==> flow/design.v <==
module uart_rx(
input  wire       clk          ,  
input  wire       resetn       ,  
input  wire       uart_rxd     ,  
input  wire       uart_rx_en   ,  
output wire       uart_rx_break,  
output wire       uart_rx_valid,  
output wire [15:0] counter,
output wire [2:0] fsm,
output reg  [PAYLOAD_BITS-1:0] uart_rx_data    
);
parameter   BIT_RATE        = 12_500_000;  
localparam  BIT_P           = 1_000_000_000 * 1/BIT_RATE;  
parameter   CLK_HZ          =    50_000_000;
localparam  CLK_P           = 1_000_000_000 * 1/CLK_HZ;  
parameter   PAYLOAD_BITS    = 8;
parameter   STOP_BITS       = 1;
localparam       COUNT_REG_LEN      = 16;
localparam       CYCLES_PER_BIT     = BIT_P / CLK_P;
reg rxd_reg;
reg rxd_reg_0;
reg [PAYLOAD_BITS-1:0] recieved_data;
reg [COUNT_REG_LEN-1:0] cycle_counter;
reg [3:0] bit_counter;
reg bit_sample;
reg [2:0] fsm_state;
reg [2:0] n_fsm_state;
localparam FSM_IDLE = 0;
localparam FSM_START= 1;
localparam FSM_RECV = 2;
localparam FSM_STOP = 3;
assign uart_rx_break = uart_rx_valid && ~|recieved_data;
assign uart_rx_valid = fsm_state == FSM_STOP && n_fsm_state == FSM_IDLE;
always @(posedge clk) begin
    if(!resetn) begin
        uart_rx_data  <= {PAYLOAD_BITS{1'b0}};
    end else if (fsm_state == FSM_STOP) begin
        uart_rx_data  <= recieved_data;
    end
end
wire next_bit     = cycle_counter == (CYCLES_PER_BIT-1) ||
                        fsm_state       == FSM_STOP && 
                        cycle_counter   == (CYCLES_PER_BIT-1)/2;
wire payload_done = bit_counter   == PAYLOAD_BITS  ;
always @(*) begin
    case(fsm_state)
        FSM_IDLE : n_fsm_state = rxd_reg      ? FSM_IDLE : FSM_START;
        FSM_START: n_fsm_state = next_bit     ? FSM_RECV : FSM_START;
        FSM_RECV : n_fsm_state = payload_done ? FSM_STOP : FSM_RECV ;
        FSM_STOP : n_fsm_state = next_bit     ? FSM_IDLE : FSM_STOP ;
        default  : n_fsm_state = FSM_IDLE;
    endcase
end
integer i = 0;
always @(posedge clk) begin 
    if(!resetn) begin
        recieved_data <= {PAYLOAD_BITS{1'b0}};
    end else if(fsm_state == FSM_IDLE             ) begin
        recieved_data <= {PAYLOAD_BITS{1'b0}};
    end else if(fsm_state == FSM_RECV && next_bit ) begin
        recieved_data[PAYLOAD_BITS-1] <= bit_sample;
        for ( i = PAYLOAD_BITS-2; i >= 0; i = i - 1) begin
            recieved_data[i] <= recieved_data[i+1];
        end
    end
end
always @(posedge clk) begin
    if(!resetn) begin
        bit_counter <= 4'b0;
    end else if(fsm_state != FSM_RECV) begin
        bit_counter <= {COUNT_REG_LEN{1'b0}};
    end else if(fsm_state == FSM_RECV && next_bit) begin
        bit_counter <= bit_counter + 1'b1;
    end
end
always @(posedge clk) begin
    if(!resetn) begin
        bit_sample <= 1'b0;
    end else if (cycle_counter == (CYCLES_PER_BIT-1)/2) begin
        bit_sample <= rxd_reg;
    end
end
always @(posedge clk) begin 
    if(!resetn) begin
        cycle_counter <= {COUNT_REG_LEN{1'b0}};
    end else if(next_bit) begin
        cycle_counter <= {COUNT_REG_LEN{1'b0}};
    end else if(fsm_state == FSM_START || 
                fsm_state == FSM_RECV  || 
                fsm_state == FSM_STOP   ) begin
        cycle_counter <= cycle_counter + 1'b1;
    end
end
assign counter = cycle_counter;
always @(posedge clk) begin 
    if(!resetn) begin
        fsm_state <= FSM_IDLE;
    end else begin
        fsm_state <= n_fsm_state;
    end
end
assign fsm=fsm_state;
always @(posedge clk) begin  
    if(!resetn) begin
        rxd_reg     <= 1'b1;
        rxd_reg_0   <= 1'b1;
    end else if(uart_rx_en) begin
        rxd_reg     <= rxd_reg_0;
        rxd_reg_0   <= uart_rxd;
    end
end
endmodule
Tool chain data of uart_rx
The steps from the RTL of uart_rx to its reports follow in flow order.
Line numbers count from 1 in the design file above.
Operators carry their Yosys type and port widths (W data, S select, Z words).
Library cell names are shortened.
{"block": "setup", "top_module": "uart_rx", "clock": "clk", "cell_library": "sky130hd", "pvt_corner": "tt_025C_1v80"}

Word level
Yosys after proc, flatten, opt, wreduce and memory -nomap, before mapping. Enables and synchronous resets that opt folds into registers are not counted as muxes. Memory bits, and registers merged into a memory's read port (data or address), are not among the register bits. Print and check cells are not counted. Equal cells are merged and count once.
{"block": "classes", "addsub": 2, "equal": 7, "mux": 5, "logic": 1, "n_reduce_logical": 14}
{"block": "ops", "operator": "$add A16 B1 Y16 const B", "n": 1}
{"block": "ops", "operator": "$eq A16 B1 Y1 const B", "n": 1}
{"block": "ops", "operator": "$eq A16 B2 Y1 const B", "n": 1}
{"block": "ops", "operator": "$reduce_or A8 Y1", "n": 1}
{"block": "ops", "operator": "$pmux W2 S4", "n": 1}
{"block": "ops", "operator": "$reduce_or A2 Y1", "n": 3}
{"block": "ops", "operator": "$eq A3 B2 Y1 const B", "n": 2}
{"block": "ops", "operator": "$logic_not A3 Y1", "n": 2}
{"block": "ops", "operator": "$logic_and A1 B1 Y1", "n": 4}
{"block": "ops", "operator": "$add A4 B1 Y4 const B", "n": 1}
{"block": "ops", "operator": "$eq A4 B4 Y1 const B", "n": 1}
{"block": "ops", "operator": "$mux W2", "n": 2}
{"block": "ops", "operator": "$logic_or A1 B1 Y1", "n": 3}
{"block": "ops", "operator": "$eq A3 B1 Y1 const B", "n": 1}
{"block": "ops", "operator": "$ne A3 B2 Y1 const B", "n": 1}
{"block": "ops", "operator": "$mux W1", "n": 2}
{"block": "ops", "operator": "$not A1 Y1", "n": 1}
{"block": "ops", "operator": "$logic_not A1 Y1", "n": 1}
{"block": "bits", "register_bits": 42, "in_bits": 4, "output_inout_bits": 29}

Logic depth
Yosys ltp: most cells in a row. Word level: on the elaborated netlist, between registers, memories and ports. Mapped: between sequential cells and ports; inverters and the memories' decode and read muxes count.
{"block": "logic_depth", "depth_word": 8, "abc_area": 0, "ltp_mapped": 7, "depth_no_buf": 6}

Synthesis result
The flow's flattened synthesis, as Yosys stat reports it; memories are mapped. The netlist is that of the ABC_AREA named above (0 if unset); the other value can give another one.
Totals and module areas in this step are rounded.
{"block": "mapped", "mapped_cells": 208, "mapped_area_mm2": 0.00185, "flip_flops": 41, "n_buf": 10}
{"block": "by_type", "type": "dfxtp_1", "n": 41}
{"block": "by_type", "type": "nand2_1", "n": 38}
{"block": "by_type", "type": "mux2i_1", "n": 10}
{"block": "by_type", "type": "xor2_1", "n": 10}
{"block": "by_type", "type": "a21boi_0", "n": 8}
{"block": "by_type", "type": "a21oi_1", "n": 10}
{"block": "by_type", "type": "ha_1", "n": 4}
{"block": "by_type", "type": "nor2_1", "n": 13}
{"block": "by_type", "type": "nand3_1", "n": 8}
{"block": "by_type", "type": "o21ai_0", "n": 7}
{"block": "by_type", "type": "and2_1", "n": 4}
{"block": "by_type", "type": "nand4_1", "n": 4}
{"block": "by_type", "type": "nor4_2", "n": 2}
{"block": "by_type", "type": "inv_1", "n": 6}
{"block": "by_type", "type": "o31ai_1", "n": 3}
{"block": "by_type", "type": "or4_1", "n": 3}
{"block": "by_type", "type": "nor4_4", "n": 1}
{"block": "by_type", "type": "buf_2", "n": 4}
Other cell types: 22; their cells: 32.

Path before layout
OpenSTA on the mapped netlist: ideal clock, no wires. The path of least setup slack (recovery checks aside). Input and output delay are each 20% of the period. Register names are those of the netlist, which keeps one name where synthesis merged equal registers.
{"block": "synth_path", "path_type": "register -> output", "from": "reg cycle_counter[11]", "to": "out uart_rx_break", "period_ns": 2.51, "out_delay_ns": 0.502, "t_first_pin_ns": 0.000, "t_arrival_ns": 1.588, "required_time_ns": 2.008, "setup_slack_ns": 0.420, "path_delay_ns": 1.588, "driving_pins": 5, "path_buffers": 0, "synth_period_reached_ns": 2.09}
"path_delay_ns" is the arrival time less input delay plus setup time.
At an output port there is no setup time.
"driving_pins" counts driving pins, that of a launching flip-flop among them; a cell with two outputs on the path counts twice.
"synth_period_reached_ns" is the clock period less the worst setup slack; recovery checks do not enter. This is arithmetic on one report: input and output delays are still those of the set period (20% each).
The rows between start and end are the longest chain of elaborated cells between them; the timing report does not say that the signal goes this way. Where chains are equally long, one stands for them.
A line is the first line of the expression or statement that the cell stems from. Yosys adds cells for indexed reads and writes and turns some case tables into memories.
A register here has more assigning lines than the two given.
{"block": "synth_via", "path_cell_list": "dfxtp_1 nor4_2 nand4_2 nor3_1 and3_1", "elab_chain_cells": 8, "cells_between": 10, "cone_classes": "eq/ne: 2; mux: 3; reduce/logical: 5"}
{"block": "synth_rtl", "element": "start: declaration", "line": 23, "source": "reg [COUNT_REG_LEN-1:0] cycle_counter;"}
{"block": "synth_rtl", "element": "start: assignment", "line": 85, "source": "cycle_counter <= {COUNT_REG_LEN{1'b0}};"}
{"block": "synth_rtl", "element": "start: assignment", "line": 91, "source": "cycle_counter <= cycle_counter + 1'b1;"}
{"block": "synth_rtl", "element": "$eq A16 B1 Y1", "line": 43, "source": "cycle_counter   == (CYCLES_PER_BIT-1)/2;"}
{"block": "synth_rtl", "element": "$logic_and A1 B1 Y1", "line": 42, "source": "fsm_state       == FSM_STOP &&"}
{"block": "synth_rtl", "element": "$logic_or A1 B1 Y1", "line": 41, "source": "wire next_bit     = cycle_counter == (CYCLES_PER_BIT-1) ||"}
{"block": "synth_rtl", "element": "$mux W2", "line": 50, "source": "FSM_STOP : n_fsm_state = next_bit     ? FSM_IDLE : FSM_STOP ;"}
{"block": "synth_rtl", "element": "$pmux W2 S4", "line": 46, "source": "case(fsm_state)"}
{"block": "synth_rtl", "element": "$logic_not A3 Y1", "line": 33, "source": "assign uart_rx_valid = fsm_state == FSM_STOP && n_fsm_state == FSM_IDLE;"}
{"block": "synth_rtl", "element": "$logic_and A1 B1 Y1", "line": 33}
{"block": "synth_rtl", "element": "$logic_and A1 B1 Y1", "line": 32, "source": "assign uart_rx_break = uart_rx_valid && ~|recieved_data;"}
{"block": "synth_rtl", "element": "end: declaration", "line": 6, "source": "output wire       uart_rx_break,"}
Nets of the timed path that keep an RTL name, with a line that drives or declares them; the list need not be complete.
{"block": "synth_nets", "signal": "uart_rx_valid", "line": 33}

Timing after layout
From the final timing report of stored run 1: the path of least setup slack in the routed layout; clock arrival at registers is part of the times.
{"block": "layout_path", "path_type": "register -> output", "from": "reg cycle_counter[11]", "to": "out uart_rx_break", "period_ns": 1.12, "out_delay_ns": 0.22, "t_first_pin_ns": 0.28, "t_arrival_ns": 1.71, "required_time_ns": 0.90, "setup_slack_ns": -0.81, "driving_pins": 7, "path_buffers": 2}
The rows between start and end are the longest chain of elaborated cells between them; the timing report does not say that the signal goes this way. Where chains are equally long, one stands for them.
A register here has more assigning lines than the two given.
{"block": "layout_via", "path_cell_list": "dfxtp_2 nor4_4 nand4_4 nor3_4 buf_4 and3_4 buf_6", "elab_chain_cells": 8, "cells_between": 10, "cone_classes": "eq/ne: 2; mux: 3; reduce/logical: 5"}
{"block": "layout_rtl", "element": "start: declaration", "line": 23, "source": "reg [COUNT_REG_LEN-1:0] cycle_counter;"}
{"block": "layout_rtl", "element": "start: assignment", "line": 85, "source": "cycle_counter <= {COUNT_REG_LEN{1'b0}};"}
{"block": "layout_rtl", "element": "start: assignment", "line": 91, "source": "cycle_counter <= cycle_counter + 1'b1;"}
{"block": "layout_rtl", "element": "$eq A16 B1 Y1", "line": 43, "source": "cycle_counter   == (CYCLES_PER_BIT-1)/2;"}
{"block": "layout_rtl", "element": "$logic_and A1 B1 Y1", "line": 42, "source": "fsm_state       == FSM_STOP &&"}
{"block": "layout_rtl", "element": "$logic_or A1 B1 Y1", "line": 41, "source": "wire next_bit     = cycle_counter == (CYCLES_PER_BIT-1) ||"}
{"block": "layout_rtl", "element": "$mux W2", "line": 50, "source": "FSM_STOP : n_fsm_state = next_bit     ? FSM_IDLE : FSM_STOP ;"}
{"block": "layout_rtl", "element": "$pmux W2 S4", "line": 46, "source": "case(fsm_state)"}
{"block": "layout_rtl", "element": "$logic_not A3 Y1", "line": 33, "source": "assign uart_rx_valid = fsm_state == FSM_STOP && n_fsm_state == FSM_IDLE;"}
{"block": "layout_rtl", "element": "$logic_and A1 B1 Y1", "line": 33}
{"block": "layout_rtl", "element": "$logic_and A1 B1 Y1", "line": 32, "source": "assign uart_rx_break = uart_rx_valid && ~|recieved_data;"}
{"block": "layout_rtl", "element": "end: declaration", "line": 6, "source": "output wire       uart_rx_break,"}

# Flow runs of uart_rx

Below are 2 stored runs of the flow (Yosys, OpenROAD; platform sky130hd) on uart_rx, each with its settings and what was measured, unordered. Constraints: input delay and output delay 20% of the set period each, output load 0.01 pF.
By "timing.achieved_period_ns" is meant the clock period of the run minus its worst setup slack. This is arithmetic on one report: input and output delays are still those of the set period (20% each).
By "timing.worst_path_ns" is meant the share of the clock period that the worst setup path is allowed (20% is reserved at inputs, 20% at outputs), minus its slack. Clock arrival times at its registers enter into it.
"final_power_uw" rests on the timing tool's default activity at the inputs, not on a simulated workload.
Measured values are rounded.

{"run": "stored run 1", "settings": { "period_ns": 1.12, "CORE_UTILIZATION": 16, "PLACE_DENSITY_LB_ADDON": 0.21, "ABC_AREA": 0, "MIN_ROUTING_LAYER": "met2", "MAX_ROUTING_LAYER": "met5", "CAP_MARGIN": 20, "CORE_MARGIN": 2, "SLEW_MARGIN": 20 }, "results": { "timing.hold.ws_ns": 0.460, "final_power_uw": 3340, "timing.worst_path_ns": 1.71, "critical_path_type": "register -> output", "finish.stdcell_area_mm2": 0.00319, "setup_ws_ns": -0.813, "final_die_area_mm2": 0.0124, "finish.utilization_frac": 0.282, "final_setup_tns_ns": -17.9, "timing.achieved_period_ns": 1.933, "yosys_chip_area_mm2": 0.00185 }}
{"run": "stored run 2", "settings": { "period_ns": 2.54, "CORE_UTILIZATION": 72, "SETUP_SLACK_MARGIN": 0.03, "PLACE_DENSITY_LB_ADDON": 0.27, "CORE_MARGIN": 9, "CELL_PAD_IN_SITES_GLOBAL_PLACEMENT": 3, "CTS_CLUSTER_SIZE": 17, "CTS_CLUSTER_DIAMETER": 216, "CAP_MARGIN": 25, "SLEW_MARGIN": 0, "MIN_ROUTING_LAYER": "met2", "MAX_ROUTING_LAYER": "met4" }, "outcome": "unfinished; error FLW-0024 in placement"}
